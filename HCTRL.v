==> flow/design.v <==
module HCTRL(CLK,SYNC,CNT);
	input CLK;
	output SYNC;
	output reg[10:0] CNT;
	wire CLRH;
	assign CLRH = (CNT <= 1088) ? 1'b0 : 1'b1;
	assign SYNC = ((CNT >= 16) & (CNT <= 128)) ? 1'b0 : 1'b1;
	always@(posedge CLK)
	begin
		if(CLRH) CNT <= 0;
		else CNT <= CNT + 11'd1;
	end
endmodule
# Reports on HCTRL
# What the tools print for HCTRL, step after step.
# Lines are those of the file above, counted from 1.
# Cell names lack the library's common part.
# The mark - stands for no value.
dict set report setup {
  top {HCTRL}
  clock {CLK}
  lib {sky130hd}
  corner {tt_025C_1v80}
}

# Elaborated design
# Yosys after proc, flatten, opt, wreduce and memory -nomap, before mapping. Enables and synchronous resets that opt folds into registers are not counted as muxes. Memory bits, and registers merged into a memory's read port (data or address), are not among the register bits. Print and check cells are not counted. Equal cells are merged and count once.
dict set report word_totals {
  ff_bits 11
  out_inout_bits 12
  wordCells 7
  inputBits 1
}
dict set report classes {
  n_logic 1
  cmp 3
  n_addsub 1
  mux 1
}
# cell count
set op_table {}
lappend op_table {{11-bit by 1-bit adder with 11-bit output with constant B} 1}
lappend op_table {{11-bit less-or-equal comparator with constant B} 1}
lappend op_table {{11-bit by 5-bit >= comparator with 1-bit output with constant B} 1}
lappend op_table {{11-bit by 8-bit less-or-equal comparator with 1-bit output with constant B} 1}
lappend op_table {{1-bit bitwise AND} 1}
lappend op_table {{1-bit two-way mux} 1}

# Depth
# Yosys ltp: most cells in a row. Word level: on the elaborated netlist, between registers, memories and ports. Mapped: between sequential cells and ports; inverters and the memories' decode and read muxes count.
dict set report depth {
  ltp_word 3
  abc_area 1
  mapped_depth 8
}

# Synthesis result
# The flow's flattened synthesis, as Yosys stat reports it; memories are mapped. The netlist is that of the ABC_AREA named above (0 if unset); the other value can give another one.
# type count
set by_type {}
lappend by_type {dfxtp_1 11}
lappend by_type {nand2_1 34}
lappend by_type {inv_1 14}
lappend by_type {nand3_1 9}
lappend by_type {a21oi_1 7}
lappend by_type {nor2_1 9}
lappend by_type {ha_1 2}
lappend by_type {nor2_2 4}
lappend by_type {a31oi_4 1}
lappend by_type {nand3_4 1}
lappend by_type {a21boi_1 2}
lappend by_type {inv_2 4}
lappend by_type {o21ai_0 3}
lappend by_type {xnor2_1 1}
lappend by_type {xor2_1 1}
lappend by_type {o211ai_1 1}
lappend by_type {nand2_2 1}
dict set report mapped {
  ff_cells 11
  cell_count 105
  buf_cells 0
  area_um2 679.4
}

# Timing after synthesis
# Path of least setup slack by OpenSTA after synthesis, without wires, with an ideal clock, recovery checks aside; 20% of the period is set as input and as output delay. Where synthesis merged equal registers, the netlist keeps one of their names.
dict set report synth_path {
  path_kind {reg2out}
  start {reg CNT[4]}
  end {out SYNC}
  setup_slack_ns 0.446
  clock_period_ns 1.67
  launch_ns 0.000
  path_delay_ns 0.890
  t_arrival_ns 0.890
  n_path_buf 0
  driving_pins 7
  period_less_setup_slack_ns 1.224
}
# "path_delay_ns" is the arrival time less input delay plus setup time.
# A path that ends at an output port has no setup time.
# "driving_pins" counts driving pins, that of a launching flip-flop among them; a cell with two outputs on the path counts twice.
# "period_less_setup_slack_ns" is the clock period less the worst setup slack; recovery checks do not enter. This is arithmetic on one report: input and output delays are still those of the set period (20% each).
# Between the ends stands the longest chain of elaborated cells between them, by number of cells; it is not shown to be the way that was timed. Of several equally long chains one is given.
# Each line given opens the expression or statement behind the cell; cells for indexed reads and writes are added by Yosys, which also makes memories of some case tables.
dict set report synth_between {
  cell_sequence {dfxtp_1 > inv_1 > nand2_1 > nor2_1 > nand2_1 > a21oi_1 > nand2_1}
  elab_chain_cells 3
  cells_between 4
  classes_between {2 x compare; 1 x mux; 1 x logic}
}
# element line_no
set synth_rtl {}
lappend synth_rtl {{start: declaration} 4} ;# output reg[10:0] CNT;
lappend synth_rtl {{start: assignment} 10} ;# if(CLRH) CNT <= 0;
lappend synth_rtl {{start: assignment} 11} ;# else CNT <= CNT + 11'd1;
lappend synth_rtl {{11-bit by 5-bit >= comparator with 1-bit output} 7} ;# assign SYNC = ((CNT >= 16) & (CNT <= 128)) ? 1'b0 : 1'b1;
lappend synth_rtl {{1-bit bitwise AND} 7}
lappend synth_rtl {{1-bit two-way mux} 7}
lappend synth_rtl {{end: declaration} 3} ;# output SYNC;

# Worst path after layout
# From the final timing report of run 1: the path of least setup slack in the routed layout; clock arrival at registers is part of the times.
dict set report layout_path {
  path_kind {reg2out}
  start {reg CNT[4]}
  end {out SYNC}
  launch_ns 0.28
  driving_pins 8
  setup_slack_ns -0.14
  t_arrival_ns 1.23
  clock_period_ns 1.36
  n_path_buf 2
}
# Between the ends stands the longest chain of elaborated cells between them, by number of cells; it is not shown to be the way that was timed. Of several equally long chains one is given.
dict set report layout_between {
  cell_sequence {dfxtp_2 > inv_2 > buf_4 > o211ai_1 > nand2_1 > nand2_1 > nand2_1 > buf_2}
  elab_chain_cells 3
  cells_between 4
  classes_between {2 x compare; 1 x mux; 1 x logic}
}
# element line_no
set layout_rtl {}
lappend layout_rtl {{start: declaration} 4} ;# output reg[10:0] CNT;
lappend layout_rtl {{start: assignment} 10} ;# if(CLRH) CNT <= 0;
lappend layout_rtl {{start: assignment} 11} ;# else CNT <= CNT + 11'd1;
lappend layout_rtl {{11-bit by 5-bit >= comparator with 1-bit output} 7} ;# assign SYNC = ((CNT >= 16) & (CNT <= 128)) ? 1'b0 : 1'b1;
lappend layout_rtl {{1-bit bitwise AND} 7}
lappend layout_rtl {{1-bit two-way mux} 7}
lappend layout_rtl {{end: declaration} 3} ;# output SYNC;

## Implementation results

Measured data: module HCTRL, platform sky130hd, 2 stored runs of the flow under differing settings, order arbitrary. Input and output delays are each 20% of the period that was set; the output load is 0.01 pF.
"achieved_period_ns": clock period set for the run, less the worst setup slack. It is reckoned from that one timing run; input and output delays stay at 20% of the period that was set.
"worst_setup_path_time_ns" means the part of the period allowed to the worst setup path (the constraints hold back 20% at inputs and 20% at outputs) less its slack; where the path has registers, the arrival times of their clocks count too.
"power_total_uw": no workload was simulated; the value follows from the tool's default switching activity.

[flow] run 1: files
==> flow/run.sh <==
#!/bin/bash
# the make line also repeats the synthesis and layout settings of config.mk as NAME=value (left out here)
make -C /OpenROAD-flow-scripts/flow DESIGN_CONFIG=/design/flow/config.mk WORK_HOME=/design/flow/orfs CLKGATE_MAP_FILE= finish
==> flow/config.mk <==
export PLATFORM = sky130hd
export DESIGN_NAME = HCTRL
export DESIGN_NICKNAME = HCTRL
export VERILOG_FILES = /design/flow/design.v
export SDC_FILE = /design/flow/constraint.sdc
export NUM_CORES = 4
export LEC_CHECK = 0
export ABC_AREA = 1
export CAP_MARGIN = 5
export CORE_MARGIN = 2
export CORE_UTILIZATION = 33
export GPL_ROUTABILITY_DRIVEN = 1
export MAX_ROUTING_LAYER = met4
export MIN_ROUTING_LAYER = met1
export PLACE_DENSITY_LB_ADDON = 0.04
export SETUP_SLACK_MARGIN = -0.13
export SLEW_MARGIN = 15
==> flow/constraint.sdc <==
create_clock -name core_clock -period 1.36 [get_ports {CLK}]
set_input_delay 0.2720 -clock core_clock [delete_from_list [all_inputs] [get_ports {CLK}]]
set_output_delay 0.2720 -clock core_clock [all_outputs]
set_load 0.01 [all_outputs]

[flow] run 1: metrics
[metrics] power_total_uw = 560.5
[metrics] timing.hold.ws_ns = 0.547
[metrics] achieved_period_ns = 1.499
[metrics] die_footprint_um2 = 2437.9
[metrics] final_util_pct = 51.7
[metrics] post_synth_area_um2 = 679.4
[metrics] final_stdcell_area_um2 = 1003.5
[metrics] tns_setup_ns = -0.139
[metrics] setup_worst_slack_ns = -0.139
[metrics] worst_setup_path_time_ns = 1.23
[metrics] timing.worst_path_kind = reg2out

[flow] run 2: files
==> flow/run.sh <==
#!/bin/bash
# the make line also repeats the synthesis and layout settings of config.mk as NAME=value (left out here)
make -C /OpenROAD-flow-scripts/flow DESIGN_CONFIG=/design/flow/config.mk WORK_HOME=/design/flow/orfs CLKGATE_MAP_FILE= finish
==> flow/config.mk <==
export PLATFORM = sky130hd
export DESIGN_NAME = HCTRL
export DESIGN_NICKNAME = HCTRL
export VERILOG_FILES = /design/flow/design.v
export SDC_FILE = /design/flow/constraint.sdc
export NUM_CORES = 4
export LEC_CHECK = 0
export CAP_MARGIN = 20
export CORE_ASPECT_RATIO = 0.76
export CORE_MARGIN = 4
export CORE_UTILIZATION = 71
export CTS_CLUSTER_DIAMETER = 393
export GPL_ROUTABILITY_DRIVEN = 1
export GPL_TIMING_DRIVEN = 0
export PLACE_DENSITY_LB_ADDON = 0.27
export SETUP_SLACK_MARGIN = 0.21
export SLEW_MARGIN = 20
export TNS_END_PERCENT = 55
==> flow/constraint.sdc <==
create_clock -name core_clock -period 1.27 [get_ports {CLK}]
set_input_delay 0.2540 -clock core_clock [delete_from_list [all_inputs] [get_ports {CLK}]]
set_output_delay 0.2540 -clock core_clock [all_outputs]
set_load 0.01 [all_outputs]

[flow] run 2: not finished: floorplanning ended with error PDN-0185
