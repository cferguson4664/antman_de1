==> flow/design.v <==
module VCTRL(CLK,SYNC,CNT,HCNT);
	input CLK;
	input[10:0] HCNT;
	output SYNC;
	output reg[9:0] CNT;
	wire CLRV;
	assign CLRV = (CNT <= 517) ? 1'b0 : 1'b1;
	assign SYNC = ((CNT >= 7) & (CNT <= 15)) ? 1'b0 : 1'b1;
	always@(posedge CLK)
	begin
		if(CLRV) CNT <= 0;
		else
		begin
			if(HCNT == 1086) CNT <= CNT + 10'd1;
		end
	end
endmodule
Tool chain data of VCTRL
Tool output for the design above, in the order of the flow.
Line numbers count from 1 in the design file above.
Library cell names are shortened.
{ "design": {"design": "VCTRL", "clock_port": "CLK", "cell_library": "sky130hd", "lib_corner": "tt_025C_1v80"} }

Elaborated design
Source: Yosys, flattened and elaborated, memories not mapped. Widths are those after wreduce; folded enables and synchronous resets count as part of the registers. Registers that Yosys merges into a memory's read port (data or address) are not register bits. Print and check cells do not count. Equal cells are merged and count once.
{ "bits": {"romBits": 0, "clocked_rd_ports_x_width": 0, "n_memories": 0, "register_bits": 10, "inputBits": 12, "output_inout_bits": 11, "ramBits": 0, "latch_bits": 0} }
{ "classes": {"eq_ne": 1, "div_mod_pow": 0, "logic": 1, "n_mul": 0, "cmp": 3, "muxes": 1, "n_shift": 0, "n_addsub": 1, "reduce_and_logical": 0} }
{ "op_table": {"columns": ["cell", "count"], "rows": [
  ["== test 11 bit with constant B", 1],
  ["adder 10 x 1 -> 10 bit with constant B", 1],
  ["less-or-equal comparator 10 bit with constant B", 1],
  [">= comparator 10 x 3 -> 1 bit with constant B", 1],
  ["less-or-equal comparator 10 x 4 -> 1 bit with constant B", 1],
  ["AND 1 bit", 1],
  ["two-way mux 1 bit", 1]
]} }

Logic depth
Depth = most cells in a row (Yosys ltp): at word level without a register or memory, in the mapped netlist without a sequential cell, where the memories' decode and read muxes count.
{ "logic_depth": {"word_depth": 3, "ABC_AREA": 0, "depth_mapped": 5} }

Mapped cells and area
Yosys stat after the flow's synthesis: flattened, memories mapped to cells. It holds for the ABC_AREA given above (unset counts as 0); a run with the other value may have another netlist.
{ "mapped": {"buf_cells": 1, "synth_area_um2": 550.5, "seqArea_um2": 200.2, "stdcells": 66, "ffs": 10} }
{ "by_type": {"columns": ["type", "count", "area_total_um2"], "rows": [
  ["dfxtp_1", 10, 200.192],
  ["ha_1", 3, 37.536],
  ["nand4b_1", 4, 35.034],
  ["a21oi_1", 6, 30.029],
  ["xnor2_1", 3, 26.275],
  ["nor2_1", 6, 22.522],
  ["o21ai_0", 4, 20.019],
  ["or3_1", 3, 18.768],
  ["inv_1", 4, 15.014],
  ["nand2_1", 4, 15.014],
  ["nand3_1", 3, 15.014],
  ["and3_1", 2, 12.512],
  ["nor4_1", 2, 12.512],
  ["or3_4", 1, 11.261],
  ["or4_4", 1, 11.261],
  ["mux2i_1", 1, 10.01],
  ["nor3_1", 2, 10.01],
  ["o31a_1", 1, 8.758]
]} }
Not listed: further types 6, cells in them 6.

Worst setup path after synthesis
Source: OpenSTA report_checks on the synthesized netlist (no wires, ideal clock, input and output delay 20% of the period each), path of least setup slack; recovery checks are left aside. Register names are those of the netlist, which keeps one name where synthesis merged equal registers.
{ "synth_path": {"kind": "input to register", "start": "in HCNT[6]", "end": "reg CNT[8]", "path_delay_ns": 1.427, "tclk_ns": 1.79, "path_buffers": 0, "driving_pins": 4, "path_slack_ns": 0.005, "input_delay_ns": 0.358, "setup_time_ns": 0.070, "t_first_pin_ns": 0.358, "t_arrival_ns": 1.715, "period_less_setup_slack_ns": 1.785} }
"path_delay_ns" is the arrival time less input delay plus setup time.
"driving_pins": output pins that drive a net of the path, with the launching flip-flop's if there is one; two outputs of one cell count as two.
"period_less_setup_slack_ns" is the clock period less the worst setup slack; recovery checks do not enter. This is arithmetic on one report: input and output delays are still those of the set period (20% each).
The rows between start and end are the longest chain of elaborated cells between them; the timing report does not say that the signal goes this way. Where chains are equally long, one stands for them.
Each line given opens the expression or statement behind the cell; cells for indexed reads and writes are added by Yosys, which also makes memories of some case tables.
{ "synth_between": {"path_cell_list": "or3_4 or4_4 or3_1 a21oi_1", "elab_chain_len": 1, "cone_cells": 1} }
{ "synth_rtl": {"columns": ["element", "line_no", "source"], "rows": [
  ["start: declaration", 3, "input[10:0] HCNT;"],
  ["== test 11 bit", 14, "if(HCNT == 1086) CNT <= CNT + 10'd1;"],
  ["end: assignment", 11, "if(CLRV) CNT <= 0;"],
  ["end: assignment", 14, null],
  ["end: declaration", 5, "output reg[9:0] CNT;"]
]} }

VCTRL on sky130hd: 2 stored runs with different settings, listed in no order. Input and output delays are each 20% of the period that was set; the output load is 0.01 pF.

settings of entry A
{
  "period_ns": 1.74,
  "CORE_UTILIZATION": 62,
  "PLACE_DENSITY": 0.62,
  "CORE_MARGIN": 2,
  "ABC_AREA": 0,
  "GPL_ROUTABILITY_DRIVEN": 1,
  "MIN_ROUTING_LAYER": "met2",
  "CAP_MARGIN": 20,
  "SLEW_MARGIN": 20
}
report of entry A: did not finish, floorplan, PDN-0185

settings of entry B
{
  "period_ns": 3.01,
  "CORE_UTILIZATION": 68,
  "SETUP_SLACK_MARGIN": 0.69,
  "PLACE_DENSITY_LB_ADDON": 0.22,
  "CELL_PAD_IN_SITES_GLOBAL_PLACEMENT": 1,
  "ABC_AREA": 1,
  "SLEW_MARGIN": 35,
  "CAP_MARGIN": 20,
  "CORE_MARGIN": 2
}
report of entry B: did not finish, place, FLW-0024
